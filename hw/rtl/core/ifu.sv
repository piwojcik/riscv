==> flow/design.v <==
package core_pkg;
typedef enum logic [16:0] {
    LUI = 17'b0000000_000_0110111,
    AUIPC = 17'b0000000_000_0010111,
    JAL = 17'b0000000_000_1101111,
    JALR = 17'b0000000_000_1100111,
    BEQ = 17'b0000000_000_1100011,
    BNE = 17'b0000000_001_1100011,
    BLT = 17'b0000000_100_1100011,
    BGE = 17'b0000000_101_1100011,
    BLTU = 17'b0000000_110_1100011,
    BGEU = 17'b0000000_111_1100011,
    LB = 17'b0000000_000_0000011,
    LH = 17'b0000000_001_0000011,
    LW = 17'b0000000_010_0000011,
    LBU = 17'b0000000_100_0000011,
    LHU = 17'b0000000_101_0000011,
    SB = 17'b0000000_000_0100011,
    SH = 17'b0000000_001_0100011,
    SW = 17'b0000000_010_0100011,
    ADDI = 17'b0000000_000_0010011,
    SLTI = 17'b0000000_010_0010011,
    SLTIU = 17'b0000000_011_0010011,
    XORI = 17'b0000000_100_0010011,
    ORI = 17'b0000000_110_0010011,
    ANDI = 17'b0000000_111_0010011,
    SLLI = 17'b0000000_001_0010011,
    SRLI = 17'b0000000_101_0010011,
    SRAI = 17'b0100000_101_0010011,
    ADD = 17'b0000000_000_0110011,
    SUB = 17'b0100000_000_0110011,
    SLL = 17'b0000000_001_0110011,
    SLT = 17'b0000000_010_0110011,
    SLTU = 17'b0000000_011_0110011,
    XOR = 17'b0000000_100_0110011,
    SRL = 17'b0000000_101_0110011,
    SRA = 17'b0100000_101_0110011,
    OR = 17'b0000000_110_0110011,
    AND = 17'b0000000_111_0110011,
    INVALID = 17'b1111111_111_1111111
} instr_t;
typedef enum logic [3:0] {
    ALU_OP_ADD,
    ALU_OP_SLT,
    ALU_OP_SLTU,
    ALU_OP_AND,
    ALU_OP_OR,
    ALU_OP_XOR,
    ALU_OP_SLL,
    ALU_OP_SRL,
    ALU_OP_SUB,
    ALU_OP_SRA,
    ALU_OP_INVALID
} alu_op_t;
typedef enum logic {
    ALU_A_RF,
    ALU_A_PC
} alu_a_src_t;
typedef enum logic [1:0] {
    ALU_B_RF,
    ALU_B_IMM,
    ALU_B_CONST_4
} alu_b_src_t;
typedef enum logic [1:0] {
    RF_RD_ALU,
    RF_RD_LSU,
    RF_RD_IMM
} rf_rd_src_t;
typedef enum logic [3:0] {
    LSU_LOAD_BYTE,
    LSU_LOAD_BYTE_UNSIGNED,
    LSU_LOAD_HALF_WORD,
    LSU_LOAD_HALF_WORD_UNSIGNED,
    LSU_LOAD_WORD,
    LSU_STORE_BYTE,
    LSU_STORE_HALF_WORD,
    LSU_STORE_WORD,
    LSU_NONE_OP
} lsu_op_t;
endpackage
interface data_bus;
logic [31:0] addr, wdata, rdata;
logic [3:0]  be;
logic        req, we, gnt, rvalid;
modport master (
    output req,
    output we,
    output be,
    output addr,
    output wdata,
    input  gnt,
    input  rvalid,
    input  rdata
);
modport slave (
    output gnt,
    output rvalid,
    output rdata,
    input  req,
    input  we,
    input  be,
    input  addr,
    input  wdata
);
endinterface
interface instr_bus;
logic [31:0] addr, rdata;
logic        req, gnt, rvalid;
modport master (
    output req,
    output addr,
    input  gnt,
    input  rvalid,
    input  rdata
);
modport slave (
    output gnt,
    output rvalid,
    output rdata,
    input  req,
    input  addr
);
endinterface
module ifu (
    input logic         clk,
    input logic         rst_n,
    input logic         stall,
    input logic         branch,
    input logic         relative_jump,
    input logic         absolute_jump,
    output logic [31:0] pc,
    output logic        ibus_rvalid,
    output logic [31:0] ibus_rdata,
    input logic [31:0]  rf_rdata,
    input logic [31:0]  imm,
    instr_bus.master    ibus
);
typedef enum logic [1:0] {
    INITIALIZATION,
    LINEAR_FETCHING,
    NON_LINEAR_FETCH,
    NON_LINEAR_FETCH_PROPAGATION
} state_t;
state_t      state, state_nxt;
logic [31:0] pc_fetch, pc_fetch_nxt, pc_decode, pc_decode_nxt, ibus_rdata_nxt;
logic        ibus_rvalid_nxt;
assign pc = pc_decode;
assign ibus.req = 1'b1;
assign ibus.addr = pc_fetch_nxt;
always_ff @(posedge clk or negedge rst_n) begin
    if (!rst_n)
        state <= INITIALIZATION;
    else
        state <= state_nxt;
end
always_comb begin
    state_nxt = state;
    case (state)
    INITIALIZATION: begin
        state_nxt = LINEAR_FETCHING;
    end
    LINEAR_FETCHING: begin
        if (branch || relative_jump || absolute_jump)
            state_nxt = NON_LINEAR_FETCH;
    end
    NON_LINEAR_FETCH: begin
        if (ibus.rvalid)
            state_nxt = NON_LINEAR_FETCH_PROPAGATION;
    end
    NON_LINEAR_FETCH_PROPAGATION: begin
        state_nxt = LINEAR_FETCHING;
    end
    endcase
end
always_ff @(posedge clk or negedge rst_n) begin
    if (!rst_n) begin
        pc_fetch <= 32'b0;
        pc_decode <= 32'b0;
        ibus_rvalid <= 1'b0;
        ibus_rdata <= 32'b0;
    end else begin
        pc_fetch <= pc_fetch_nxt;
        pc_decode <= pc_decode_nxt;
        ibus_rvalid <= ibus_rvalid_nxt;
        ibus_rdata <= ibus_rdata_nxt;
    end
end
always_comb begin
    pc_fetch_nxt = pc_fetch;
    pc_decode_nxt = pc_decode;
    ibus_rvalid_nxt = 1'b0;
    ibus_rdata_nxt = ibus_rdata;
    case (state)
    INITIALIZATION: begin
        pc_fetch_nxt = 32'b0;
    end
    LINEAR_FETCHING: begin
        if (ibus.rvalid) begin
            pc_fetch_nxt = pc_fetch + 4;
            pc_decode_nxt = pc_fetch;
            ibus_rvalid_nxt = 1'b1;
            ibus_rdata_nxt = ibus.rdata;
        end
        if (stall) begin
            pc_fetch_nxt = pc_fetch;
            pc_decode_nxt = pc_decode;
            ibus_rvalid_nxt = 1'b0;
            ibus_rdata_nxt = ibus_rdata;
        end else if (branch) begin
            pc_fetch_nxt = pc_decode + imm;
            pc_decode_nxt = pc_decode;
            ibus_rvalid_nxt = 1'b0;
            ibus_rdata_nxt = ibus_rdata;
        end else if (relative_jump) begin
            pc_fetch_nxt = pc_decode + imm;
            pc_decode_nxt = pc_decode;
            ibus_rvalid_nxt = 1'b0;
            ibus_rdata_nxt = ibus_rdata;
        end else if (absolute_jump) begin
            pc_fetch_nxt = (rf_rdata + imm) & 32'hffff_fffe;
            pc_decode_nxt = pc_decode;
            ibus_rvalid_nxt = 1'b0;
            ibus_rdata_nxt = ibus_rdata;
        end
    end
    NON_LINEAR_FETCH: ;
    NON_LINEAR_FETCH_PROPAGATION: begin
        pc_fetch_nxt = pc_fetch + 4;
        pc_decode_nxt = pc_fetch;
        ibus_rvalid_nxt = 1'b1;
        ibus_rdata_nxt = ibus.rdata;
    end
    endcase
end
endmodule
== Reports on ifu ==
The steps from the RTL of ifu to its reports follow in flow order.
Lines are those of the file above, counted from 1.
Operators: Yosys type, input widths -> output width; for muxes data width and select width s.
The mark - stands for no value.
Design
  design top: ifu
  clock port: clk
  library: sky130hd
  timing corner: tt_025C_1v80

== Word-level counts ==
Counts by Yosys on the flattened word-level netlist (proc, flatten, opt, wreduce; memories kept). Register bits leave out memories and registers merged into their read ports (data or address). Print and check cells are left out. Cells with the same type and inputs are merged into one.
Cells by class
  $add $sub $neg: 3
  $mul: 0
  divide/modulo/power cells: 0
  magnitude comparators: 0
  equality and inequality tests: 11
  shift operators: 0
  multiplexer cells: 27
  bitwise logic cells: 2
  reductions and logical operators: 8
Operators by type and width (number)
  $mux 32: 15
  $pmux 32 s2: 2
  $pmux 32 s3: 1
  $add 32x32->32: 2
  $add 32x3->32 const B: 1
  $ne 2x2->1 const B: 7
  $reduce_and 6->1: 1
  $pmux 2 s3: 1
  $ne 5x5->1 const B: 1
  $mux 1: 5
  $eq 2x2->1 const B: 2
  $reduce_or 2->1: 2
  $mux 2: 2
  $reduce_and 3->1: 1
  $pmux 1 s3: 1
  $logic_or 1x1->1: 2
  $not 1->1: 2
  $eq 2x1->1 const B: 1
  $logic_not 2->1: 1
  $reduce_and 2->1: 1
Storage and ports
  register bits after elaboration: 99
  latch bits: 0
  bits in writable memories: 0
  memory bits (read-only): 0
  clocked read ports x word width: 0
  memory cells: 0
  bits of input ports: 70

== Depth ==
Longest topological path by Yosys (ltp), each cell counted once; first at word level (registers and memories cut), then after technology mapping (sequential cells cut; the memories' decode and read muxes count).
Logic depth
  word-level depth: 7
  ABC_AREA: 1
  depth in mapped cells: 17

== After synthesis ==
Source: synth_stat.txt of the flow (Yosys; design flattened, memories mapped). It holds for the ABC_AREA given above (unset counts as 0); a run with the other value may have another netlist.
Cells by type
  sky130_fd_sc_hd__nand2_1: number 562, area in all 2.11E+03 um2
  sky130_fd_sc_hd__dfrtp_1: number 66, area in all 1.65E+03 um2
  sky130_fd_sc_hd__inv_1: number 237, area in all 889.603 um2
  sky130_fd_sc_hd__ha_1: number 62, area in all 775.744 um2
  sky130_fd_sc_hd__nand3_1: number 124, area in all 620.595 um2
  sky130_fd_sc_hd__nor2_1: number 113, area in all 424.157 um2
  sky130_fd_sc_hd__o21ai_0: number 82, area in all 410.394 um2
  sky130_fd_sc_hd__a21oi_1: number 73, area in all 365.35 um2
  sky130_fd_sc_hd__buf_4: number 34, area in all 255.245 um2
  sky130_fd_sc_hd__nand4_1: number 17, area in all 106.352 um2
  sky130_fd_sc_hd__xor2_1: number 11, area in all 96.342 um2
  sky130_fd_sc_hd__nor3_2: number 9, area in all 90.086 um2
  sky130_fd_sc_hd__nor2_4: number 6, area in all 67.565 um2
  sky130_fd_sc_hd__nor3_1: number 13, area in all 65.062 um2
  sky130_fd_sc_hd__nor2_2: number 9, area in all 56.304 um2
  sky130_fd_sc_hd__o21bai_1: number 7, area in all 52.55 um2
  sky130_fd_sc_hd__xnor2_1: number 6, area in all 52.55 um2
  sky130_fd_sc_hd__nand3b_1: number 6, area in all 45.043 um2
Not listed: further types 26, cells in them 74.
Synthesis totals
  mapped cells: 1511
  chip area (Yosys): 8635.8 um2
  area of sequential cells: 1677.9 um2
  flip-flop cells: 67

== Path before layout ==
Path of least setup slack by OpenSTA after synthesis, without wires, with an ideal clock, recovery checks aside; 20% of the period is set as input and as output delay. Where synthesis merged equal registers, the netlist keeps one of their names.
Timing path post-synthesis
  path type: input-to-reg
  start: in imm[0]
  end: reg pc_fetch[30]
  clock period: 4310 ps
  input delay: 862 ps
  setup time: 117 ps
  time at the first pin: 862 ps
  arrival: 2378 ps
  path slack: 1815 ps
  delay of the path: 1633 ps
  driving pins on the path: 17
  buffers on the path: 0
  synthesis period reached: 2495 ps
"delay of the path" = arrival - input delay + setup time.
"driving pins on the path" counts driving pins, that of a launching flip-flop among them; a cell with two outputs on the path counts twice.
"synthesis period reached" = period - worst setup slack (recovery checks aside). The figure is calculated, with input and output delays left at 20% of the set period.
The rows between start and end are the longest chain of elaborated cells between them; the timing report does not say that the signal goes this way. Where chains are equally long, one stands for them.
Each line given opens the expression or statement behind the cell; cells for indexed reads and writes are added by Yosys, which also makes memories of some case tables.
On the way, post-synthesis
  cell sequence: sky130_fd_sc_hd__ha_1 -> sky130_fd_sc_hd__inv_1 -> sky130_fd_sc_hd__fa_1 -> sky130_fd_sc_hd__inv_1 -> sky130_fd_sc_hd__nand3_1 -> sky130_fd_sc_hd__nand3_1 -> sky130_fd_sc_hd__nand2_1 -> sky130_fd_sc_hd__nand2_1 -> sky130_fd_sc_hd__nand2_1 -> sky130_fd_sc_hd__nand2_1 -> sky130_fd_sc_hd__nand2_1 -> sky130_fd_sc_hd__nand2_1 -> sky130_fd_sc_hd__nand2_1 -> sky130_fd_sc_hd__nand3_1 -> sky130_fd_sc_hd__nand2_1 -> sky130_fd_sc_hd__nand2_1 -> sky130_fd_sc_hd__nand2_1
  cells in the longest elaborated chain: 6
RTL lines, path post-synthesis
  start: declaration: line 135  | input logic [31:0]  imm,
  $add 32x32->32: line 220  | pc_fetch_nxt = (rf_rdata + imm) & 32'hffff_fffe;
  $mux 32: line 219  | end else if (absolute_jump) begin
  $mux 32: line 214  | end else if (relative_jump) begin
  $mux 32: line 209  | end else if (branch) begin
  $mux 32: line 204  | if (stall) begin
  $pmux 32 s3: line 193  | case (state)
  end: assignment: line 177  | pc_fetch <= 32'b0;
  end: assignment: line 182  | pc_fetch <= pc_fetch_nxt;
  end: declaration: line 145  | logic [31:0] pc_fetch, pc_fetch_nxt, pc_decode, pc_decode_nxt, ibus_rdata_nxt;

== Path in the finished layout ==
Path of least setup slack in the final report of run 1 (OpenROAD, finished layout, wires in). Where an end is a register, its clock arrival counts in the times.
The path's times are printed in steps of 10 ps; the period is the one set.
Timing path post-layout
  path type: input-to-reg
  start: in rf_rdata[9]
  end: reg pc_fetch[10]
  clock period: 2590 ps
  input delay: 520 ps
  setup time: 110 ps
  time at the first pin: 520 ps
  arrival: 2600 ps
  path slack: 210 ps
  driving pins on the path: 13
  buffers on the path: 1
The rows between start and end are the longest chain of elaborated cells between them; the timing report does not say that the signal goes this way. Where chains are equally long, one stands for them.
On the way, post-layout
  cell sequence: sky130_fd_sc_hd__clkdlybuf4s50_1 -> sky130_fd_sc_hd__ha_4 -> sky130_fd_sc_hd__nand2_1 -> sky130_fd_sc_hd__nand2_1 -> sky130_fd_sc_hd__inv_1 -> sky130_fd_sc_hd__nand2_1 -> sky130_fd_sc_hd__nand3b_1 -> sky130_fd_sc_hd__xnor2_1 -> sky130_fd_sc_hd__nand2_1 -> sky130_fd_sc_hd__nand2_1 -> sky130_fd_sc_hd__o21ai_1 -> sky130_fd_sc_hd__nand2_1 -> sky130_fd_sc_hd__o21ai_1
  cells in the longest elaborated chain: 6
RTL lines, path post-layout
  start: declaration: line 134  | input logic [31:0]  rf_rdata,
  $add 32x32->32: line 220  | pc_fetch_nxt = (rf_rdata + imm) & 32'hffff_fffe;
  $mux 32: line 219  | end else if (absolute_jump) begin
  $mux 32: line 214  | end else if (relative_jump) begin
  $mux 32: line 209  | end else if (branch) begin
  $mux 32: line 204  | if (stall) begin
  $pmux 32 s3: line 193  | case (state)
  end: assignment: line 177  | pc_fetch <= 32'b0;
  end: assignment: line 182  | pc_fetch <= pc_fetch_nxt;
  end: declaration: line 145  | logic [31:0] pc_fetch, pc_fetch_nxt, pc_decode, pc_decode_nxt, ibus_rdata_nxt;

Ticket comment

ifu through Yosys and OpenROAD on sky130hd: 2 stored runs, unordered, with their settings and measured results. The constraints put input and output delay at 20% of the set period each and load the outputs with 0.01 pF.
"achieved clock period" means the clock period less the worst setup slack. The figure is calculated, with input and output delays left at 20% of the set period.
By "worst setup path time" is meant the share of the clock period that the worst setup path is allowed (20% is reserved at inputs, 20% at outputs), minus its slack. Clock arrival times at its registers enter into it.
"power": no workload was simulated; the value follows from the tool's default switching activity.
"worst setup path time" is known to 10 ps.

Run 1
==> flow/run.sh <==
#!/bin/bash
# the make line also repeats the synthesis and layout settings of config.mk as NAME=value (left out here)
make -C /OpenROAD-flow-scripts/flow DESIGN_CONFIG=/design/flow/config.mk WORK_HOME=/design/flow/orfs CLKGATE_MAP_FILE= finish
==> flow/config.mk <==
export PLATFORM = sky130hd
export DESIGN_NAME = ifu
export DESIGN_NICKNAME = ifu
export VERILOG_FILES = /design/flow/design.v
export SDC_FILE = /design/flow/constraint.sdc
export NUM_CORES = 4
export LEC_CHECK = 0
export ABC_AREA = 1
export CAP_MARGIN = 30
export CELL_PAD_IN_SITES_GLOBAL_PLACEMENT = 0
export CORE_ASPECT_RATIO = 0.65
export CORE_MARGIN = 2
export CORE_UTILIZATION = 43
export CTS_CLUSTER_SIZE = 44
export GPL_TIMING_DRIVEN = 1
export MAX_ROUTING_LAYER = met5
export PLACE_DENSITY_LB_ADDON = 0.1
export SETUP_SLACK_MARGIN = 0.16
export SLEW_MARGIN = 20
==> flow/constraint.sdc <==
create_clock -name core_clock -period 2.59 [get_ports {clk}]
set_input_delay 0.5180 -clock core_clock [delete_from_list [all_inputs] [get_ports {clk}]]
set_output_delay 0.5180 -clock core_clock [all_outputs]
set_load 0.01 [all_outputs]

==> results of run 1 <==
chip area after synthesis (Yosys): 8,635.8 um2
die area: 21,259.3 um2
standard-cell area of the final layout: 12,024.0 um2
utilization: 61.5 %
worst setup slack after layout: 205 ps
total negative slack: 0 ps
power: 0.007745 W
achieved clock period: 2,385 ps
worst setup path time: 1,870 ps
worst setup path kind: input-to-reg

Run 2
==> flow/run.sh <==
#!/bin/bash
# the make line also repeats the synthesis and layout settings of config.mk as NAME=value (left out here)
make -C /OpenROAD-flow-scripts/flow DESIGN_CONFIG=/design/flow/config.mk WORK_HOME=/design/flow/orfs CLKGATE_MAP_FILE= finish
==> flow/config.mk <==
export PLATFORM = sky130hd
export DESIGN_NAME = ifu
export DESIGN_NICKNAME = ifu
export VERILOG_FILES = /design/flow/design.v
export SDC_FILE = /design/flow/constraint.sdc
export NUM_CORES = 4
export LEC_CHECK = 0
export CAP_MARGIN = 5
export CORE_MARGIN = 2
export CORE_UTILIZATION = 37
export CTS_CLUSTER_DIAMETER = 212
export CTS_CLUSTER_SIZE = 77
export MAX_ROUTING_LAYER = met5
export SLEW_MARGIN = 20
export TNS_END_PERCENT = 10
==> flow/constraint.sdc <==
create_clock -name core_clock -period 4.84 [get_ports {clk}]
set_input_delay 0.9680 -clock core_clock [delete_from_list [all_inputs] [get_ports {clk}]]
set_output_delay 0.9680 -clock core_clock [all_outputs]
set_load 0.01 [all_outputs]

==> results of run 2 <==
chip area after synthesis (Yosys): 6,135.9 um2
die area: 17,629.2 um2
standard-cell area of the final layout: 7,608.6 um2
utilization: 46.4 %
worst setup slack after layout: 895 ps
total negative slack: 0 ps
power: 0.003197 W
achieved clock period: 3,945 ps
worst setup path time: 2,980 ps
worst setup path kind: input-to-reg

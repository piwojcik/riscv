==> flow/design.v <==
package core_pkg;
typedef enum logic [16:0] {
    LUI = 17'b0000000_000_0110111,
    AUIPC = 17'b0000000_000_0010111,
    JAL = 17'b0000000_000_1101111,
    JALR = 17'b0000000_000_1100111,
    BEQ = 17'b0000000_000_1100011,
    BNE = 17'b0000000_001_1100011,
    BLT = 17'b0000000_100_1100011,
    BGE = 17'b0000000_101_1100011,
    BLTU = 17'b0000000_110_1100011,
    BGEU = 17'b0000000_111_1100011,
    LB = 17'b0000000_000_0000011,
    LH = 17'b0000000_001_0000011,
    LW = 17'b0000000_010_0000011,
    LBU = 17'b0000000_100_0000011,
    LHU = 17'b0000000_101_0000011,
    SB = 17'b0000000_000_0100011,
    SH = 17'b0000000_001_0100011,
    SW = 17'b0000000_010_0100011,
    ADDI = 17'b0000000_000_0010011,
    SLTI = 17'b0000000_010_0010011,
    SLTIU = 17'b0000000_011_0010011,
    XORI = 17'b0000000_100_0010011,
    ORI = 17'b0000000_110_0010011,
    ANDI = 17'b0000000_111_0010011,
    SLLI = 17'b0000000_001_0010011,
    SRLI = 17'b0000000_101_0010011,
    SRAI = 17'b0100000_101_0010011,
    ADD = 17'b0000000_000_0110011,
    SUB = 17'b0100000_000_0110011,
    SLL = 17'b0000000_001_0110011,
    SLT = 17'b0000000_010_0110011,
    SLTU = 17'b0000000_011_0110011,
    XOR = 17'b0000000_100_0110011,
    SRL = 17'b0000000_101_0110011,
    SRA = 17'b0100000_101_0110011,
    OR = 17'b0000000_110_0110011,
    AND = 17'b0000000_111_0110011,
    INVALID = 17'b1111111_111_1111111
} instr_t;
typedef enum logic [3:0] {
    ALU_OP_ADD,
    ALU_OP_SLT,
    ALU_OP_SLTU,
    ALU_OP_AND,
    ALU_OP_OR,
    ALU_OP_XOR,
    ALU_OP_SLL,
    ALU_OP_SRL,
    ALU_OP_SUB,
    ALU_OP_SRA,
    ALU_OP_INVALID
} alu_op_t;
typedef enum logic {
    ALU_A_RF,
    ALU_A_PC
} alu_a_src_t;
typedef enum logic [1:0] {
    ALU_B_RF,
    ALU_B_IMM,
    ALU_B_CONST_4
} alu_b_src_t;
typedef enum logic [1:0] {
    RF_RD_ALU,
    RF_RD_LSU,
    RF_RD_IMM
} rf_rd_src_t;
typedef enum logic [3:0] {
    LSU_LOAD_BYTE,
    LSU_LOAD_BYTE_UNSIGNED,
    LSU_LOAD_HALF_WORD,
    LSU_LOAD_HALF_WORD_UNSIGNED,
    LSU_LOAD_WORD,
    LSU_STORE_BYTE,
    LSU_STORE_HALF_WORD,
    LSU_STORE_WORD,
    LSU_NONE_OP
} lsu_op_t;
endpackage
interface data_bus;
logic [31:0] addr, wdata, rdata;
logic [3:0]  be;
logic        req, we, gnt, rvalid;
modport master (
    output req,
    output we,
    output be,
    output addr,
    output wdata,
    input  gnt,
    input  rvalid,
    input  rdata
);
modport slave (
    output gnt,
    output rvalid,
    output rdata,
    input  req,
    input  we,
    input  be,
    input  addr,
    input  wdata
);
endinterface
interface instr_bus;
logic [31:0] addr, rdata;
logic        req, gnt, rvalid;
modport master (
    output req,
    output addr,
    input  gnt,
    input  rvalid,
    input  rdata
);
modport slave (
    output gnt,
    output rvalid,
    output rdata,
    input  req,
    input  addr
);
endinterface
module uart_receiver (
    input logic        clk,
    input logic        rst_n,
    output logic       busy,
    output logic       rx_data_valid,
    output logic [7:0] rx_data,
    output logic       error,
    input logic        sck_rising_edge,
    input logic        sin
);
typedef enum logic [1:0] {
    IDLE,
    START,
    ACTIVE,
    STOP
} state_t;
state_t     state, state_nxt;
logic       rx_data_valid_nxt;
logic [7:0] rx_data_nxt;
logic [2:0] bits_counter, bits_counter_nxt;
logic [3:0] edges_counter, edges_counter_nxt;
logic [7:0] rx_buffer, rx_buffer_nxt;
logic       error_nxt;
always_ff @(posedge clk or negedge rst_n) begin
    if (!rst_n) begin
        state <= IDLE;
        bits_counter <= 3'b0;
        edges_counter <= 4'b0;
    end else begin
        state <= state_nxt;
        bits_counter <= bits_counter_nxt;
        edges_counter <= edges_counter_nxt;
    end
end
always_comb begin
    state_nxt = state;
    bits_counter_nxt = bits_counter;
    edges_counter_nxt = edges_counter;
    case (state)
    IDLE: begin
        if (!sin)
            state_nxt = START;
    end
    START: begin
        if (sck_rising_edge) begin
            if (edges_counter == 15) begin
                state_nxt = ACTIVE;
                edges_counter_nxt = 4'b0;
            end else begin
                edges_counter_nxt = edges_counter + 1;
            end
        end
    end
    ACTIVE: begin
        if (sck_rising_edge) begin
            if (edges_counter == 15) begin
                edges_counter_nxt = 4'b0;
                if (bits_counter == 7) begin
                    state_nxt = STOP;
                    bits_counter_nxt = 3'b0;
                end else begin
                    bits_counter_nxt = bits_counter + 1;
                end
            end else begin
                edges_counter_nxt = edges_counter + 1;
            end
        end
    end
    STOP: begin
        if (sck_rising_edge) begin
            if (edges_counter == 7) begin
                state_nxt = IDLE;
                edges_counter_nxt = 4'b0;
            end else begin
                edges_counter_nxt = edges_counter + 1;
            end
        end
    end
    default: ;
    endcase
end
always_ff @(posedge clk or negedge rst_n) begin
    if (!rst_n) begin
        rx_data_valid <= 1'b0;
        rx_data <= 8'b0;
        error <= 1'b0;
        rx_buffer <= 8'b0;
    end else begin
        rx_data_valid <= rx_data_valid_nxt;
        rx_data <= rx_data_nxt;
        error <= error_nxt;
        rx_buffer <= rx_buffer_nxt;
    end
end
always_comb begin
    busy = 1'b1;
    rx_data_valid_nxt = 1'b0;
    rx_data_nxt = rx_data;
    error_nxt = error;
    rx_buffer_nxt = rx_buffer;
    case (state)
    IDLE: begin
        busy = 1'b0;
    end
    START: begin
        rx_buffer_nxt = 8'b0;
        error_nxt = 1'b0;
    end
    ACTIVE: begin
        if (sck_rising_edge && edges_counter == 7)
            rx_buffer_nxt = {sin, rx_buffer[7:1]};
    end
    STOP: begin
        if (sck_rising_edge) begin
            if (edges_counter == 7) begin
                rx_data_valid_nxt = 1'b1;
                rx_data_nxt = rx_buffer;
                error_nxt = ~sin;
            end
        end
    end
    default: ;
    endcase
end
endmodule
Tool chain data of uart_receiver
The steps from the RTL of uart_receiver to its reports follow in flow order.
Line numbers count from 1 in the design file above.
Operators: Yosys type, input widths -> output width; for muxes data width and select width s.
Cell names lack the library's common part.
Not given: --
Inputs
  design top: uart_receiver
  clock input: clk
  library: sky130hd
  library corner: tt_025C_1v80

Elaborated design
Source: Yosys, flattened and elaborated, memories not mapped. Widths are those after wreduce. Registers that Yosys merges into a memory's read port (data or address) are not register bits. Print and check cells do not count. Equal cells are merged and count once.
Cells by class
  add/subtract/negate cells: 2
  $mul: 0
  div/mod/pow operators: 0
  $lt $le $gt $ge: 0
  eq/ne operators: 16
  shifts and indexed selects: 0
  multiplexer cells: 30
  bitwise logic cells: 6
  reduce/logical cells: 14
Operators by type and width (count)
  $mux 8: 4
  $ne 2x2->1 const B: 9
  $pmux 8 s2: 1
  $mux 4: 4
  $mux 2: 8
  $reduce_and 3->1: 4
  $mux 3: 4
  $reduce_or 3->1: 3
  $reduce_and 8->1: 1
  $pmux 4 s2: 1
  $pmux 2 s4: 1
  $not 1->1: 6
  $reduce_or 2->1: 3
  $pmux 1 s2: 3
  $eq 2x2->1 const B: 2
  $add 4x1->4 const B: 1
  $eq 4x3->1 const B: 1
  $eq 4x4->1 const B: 1
  $mux 1: 4
  $add 3x1->3 const B: 1
  $eq 3x3->1 const B: 1
  $eq 2x1->1 const B: 1
  $ne 2x1->1 const B: 1
  $logic_not 2->1: 1
  $reduce_and 2->1: 1
  $logic_and 1x1->1: 1
Bit counts
  register bits after elaboration: 27
  bits in latches: 0
  bits in writable memories: 0
  bits in read-only memories: 0
  word width x clocked read ports: 0
  memories: 0
  input port bits: 4
  elaborated cells: 75

Logic depth
Depth = most cells in a row (Yosys ltp): at word level without a register or memory, in the mapped netlist without a sequential cell, where the memories' decode and read muxes count.
Depth
  depth in word-level cells: 5
  ABC_AREA: 0
  mapped depth: 4
  depth with buffers taken out: 4

Mapped cells and area
Yosys stat after the flow's synthesis: flattened, memories mapped to cells. It holds for the ABC_AREA given above (unset counts as 0); a run with the other value may have another netlist.
Mapped netlist
  cells in the netlist: 109
  cell area after synthesis: 1343.8 um2
  flip-flops: 29
  buffers: 5
Cell types
  dfrtp_1: count 28, total area 700.672 um2
  mux2_2: count 11, total area 123.869 um2
  mux2i_1: count 8, total area 80.077 um2
  inv_1: count 11, total area 41.29 um2
  nand2_1: count 11, total area 41.29 um2
  ha_1: count 3, total area 37.536 um2
  a2111oi_4: count 1, total area 27.526 um2
  dfstp_2: count 1, total area 26.275 um2
  nand4b_4: count 1, total area 23.773 um2
  a32o_1: count 2, total area 20.019 um2
  nand3_1: count 4, total area 20.019 um2
  a22o_1: count 2, total area 17.517 um2
  xnor2_1: count 2, total area 17.517 um2
  a2111oi_2: count 1, total area 15.014 um2
  clkbuf_1: count 4, total area 15.014 um2
  o211ai_1: count 2, total area 15.014 um2
  o21ai_0: count 3, total area 15.014 um2
  a211oi_2: count 1, total area 12.512 um2
Not listed: further types 12, cells in them 13.

Worst setup path after synthesis
Path of least setup slack by OpenSTA after synthesis, without wires, with an ideal clock, recovery checks aside; 20% of the period is set as input and as output delay. Where synthesis merged equal registers, the netlist keeps one of their names.
Timing after synthesis
  path kind: input -> register
  start point: in sck_rising_edge
  end point: reg rx_data[0]
  period: 3.25 ns
  external input delay: 0.650 ns
  setup time: 0.125 ns
  launch time at the first pin: 0.650 ns
  data arrival time: 1.731 ns
  setup slack: 1.395 ns
  path delay: 1.206 ns
  stages: 3
  path buffers: 0
  synthesis period reached: 1.855 ns
"path delay" is the arrival time less input delay plus setup time.
"stages": output pins that drive a net of the path, with the launching flip-flop's if there is one; two outputs of one cell count as two.
"synthesis period reached" is the clock period less the worst setup slack; recovery checks do not enter. This is arithmetic on one report: input and output delays are still those of the set period (20% each).
The rows between start and end are the longest chain of elaborated cells between them; the timing report does not say that the signal goes this way. Where chains are equally long, one stands for them.
A line is the first line of the expression or statement that the cell stems from. Yosys adds cells for indexed reads and writes and turns some case tables into memories.
Between the ends, after synthesis
  path through: nand4b_4 > a2111oi_4 > mux2_2
  length of the longest elaborated chain: 2
  elaborated cells between the ends (all ways): 4
  classes of those cells: 1 x eq/ne; 2 x mux; 1 x reduce/logical
Ends and longest elaborated chain, after synthesis
  start: declaration: RTL line 131  | input logic        sck_rising_edge,
  $mux 8: RTL line 237  | if (sck_rising_edge) begin
  $mux 8: RTL line 224  | case (state)
  end: assignment: RTL line 208  | rx_data <= 8'b0;
  end: assignment: RTL line 213  | rx_data <= rx_data_nxt;
  end: declaration: RTL line 129  | output logic [7:0] rx_data,

Timing after layout
Path of least setup slack in the final report of entry B (OpenROAD, finished layout, wires in). Where an end is a register, its clock arrival counts in the times.
Timing post-layout
  path kind: register -> output
  start point: reg state
  end point: out busy
  period: 2.18 ns
  launch time at the first pin: 0.33 ns
  data arrival time: 1.57 ns
  setup slack: 0.17 ns
  stages: 4
  path buffers: 1
Where an end lacks its bit number, it is one bit of the signal, or one of the new flip-flops if synthesis recoded a state register.
The rows between start and end are the longest chain of elaborated cells between them; the timing report does not say that the signal goes this way. Where chains are equally long, one stands for them.
Between the ends, post-layout
  path through: dfrtp_1 > nor3_2 > inv_1 > clkdlybuf4s50_1
  length of the longest elaborated chain: 3
  elaborated cells between the ends (all ways): 6
  classes of those cells: 3 x eq/ne; 1 x mux; 2 x reduce/logical
Ends and longest elaborated chain, post-layout
  start: declaration: RTL line 140  | state_t     state, state_nxt;
  start: assignment: RTL line 149  | state <= IDLE;
  start: assignment: RTL line 153  | state <= state_nxt;
  $eq 2x2->1: RTL line 224  | case (state)
  $reduce_or 3->1
  $pmux 1 s2: RTL line 224
  end: declaration: RTL line 127  | output logic       busy,

Lab notebook: uart_receiver

Design uart_receiver on sky130hd. What follows are 2 stored runs of the flow, each under its own settings; their order means nothing. The constraints put input and output delay at 20% of the set period each and load the outputs with 0.01 pF.
By "achieved clock period (ns)" is meant the clock period of the run minus its worst setup slack. This is arithmetic on one report: input and output delays are still those of the set period (20% each).
"worst setup path time (ns)" is the time allowed to the run's worst setup path (the clock period less input and output delay, where it has them) less its slack. Clock arrival times count: a late capture clock shortens it, a late launch clock lengthens it.
By "finish__power__total" is meant OpenSTA's value without simulated activity: inputs other than the clock are taken to toggle once in ten clock periods, and the tool carries that through the logic.

Flow files of entry A
==> flow/run.sh <==
#!/bin/bash
# the make line also repeats the synthesis and layout settings of config.mk as NAME=value (left out here)
make -C /OpenROAD-flow-scripts/flow DESIGN_CONFIG=/design/flow/config.mk WORK_HOME=/design/flow/orfs CLKGATE_MAP_FILE= finish
==> flow/config.mk <==
export PLATFORM = sky130hd
export DESIGN_NAME = uart_receiver
export DESIGN_NICKNAME = uart_receiver
export VERILOG_FILES = /design/flow/design.v
export SDC_FILE = /design/flow/constraint.sdc
export NUM_CORES = 4
export LEC_CHECK = 0
export ABC_AREA = 1
export CAP_MARGIN = 20
export CELL_PAD_IN_SITES_GLOBAL_PLACEMENT = 0
export CORE_MARGIN = 2
export CORE_UTILIZATION = 67
export CTS_CLUSTER_DIAMETER = 103
export CTS_CLUSTER_SIZE = 67
export MAX_ROUTING_LAYER = met4
export PLACE_DENSITY_LB_ADDON = 0.24
export SETUP_SLACK_MARGIN = 0.38
export SLEW_MARGIN = 20
==> flow/constraint.sdc <==
create_clock -name core_clock -period 1.57 [get_ports {clk}]
set_input_delay 0.3140 -clock core_clock [delete_from_list [all_inputs] [get_ports {clk}]]
set_output_delay 0.3140 -clock core_clock [all_outputs]
set_load 0.01 [all_outputs]

report of entry A: did not finish, route, DPL-0038

Flow files of entry B
==> flow/run.sh <==
#!/bin/bash
# the make line also repeats the synthesis and layout settings of config.mk as NAME=value (left out here)
make -C /OpenROAD-flow-scripts/flow DESIGN_CONFIG=/design/flow/config.mk WORK_HOME=/design/flow/orfs CLKGATE_MAP_FILE= finish
==> flow/config.mk <==
export PLATFORM = sky130hd
export DESIGN_NAME = uart_receiver
export DESIGN_NICKNAME = uart_receiver
export VERILOG_FILES = /design/flow/design.v
export SDC_FILE = /design/flow/constraint.sdc
export NUM_CORES = 4
export LEC_CHECK = 0
export CAP_MARGIN = 20
export CORE_MARGIN = 2
export CORE_UTILIZATION = 43
export SLEW_MARGIN = 20
==> flow/constraint.sdc <==
create_clock -name core_clock -period 2.18 [get_ports {clk}]
set_input_delay 0.4360 -clock core_clock [delete_from_list [all_inputs] [get_ports {clk}]]
set_output_delay 0.4360 -clock core_clock [all_outputs]
set_load 0.01 [all_outputs]

report of entry B
yosys chip area after synthesis (um^2): 1343.8
finish__design__die__area: 3588.0
finish__design__instance__area__stdcell: 1631.6
finish__design__instance__utilization: 0.5433
finish__timing__setup__ws: 0.171
finish__timing__setup__tns: 0.000
finish__timing__hold__ws: 0.484
finish__power__total: 1.929e-03
achieved clock period (ns): 2.009
worst setup path time (ns): 1.57
worst setup path kind: register -> output
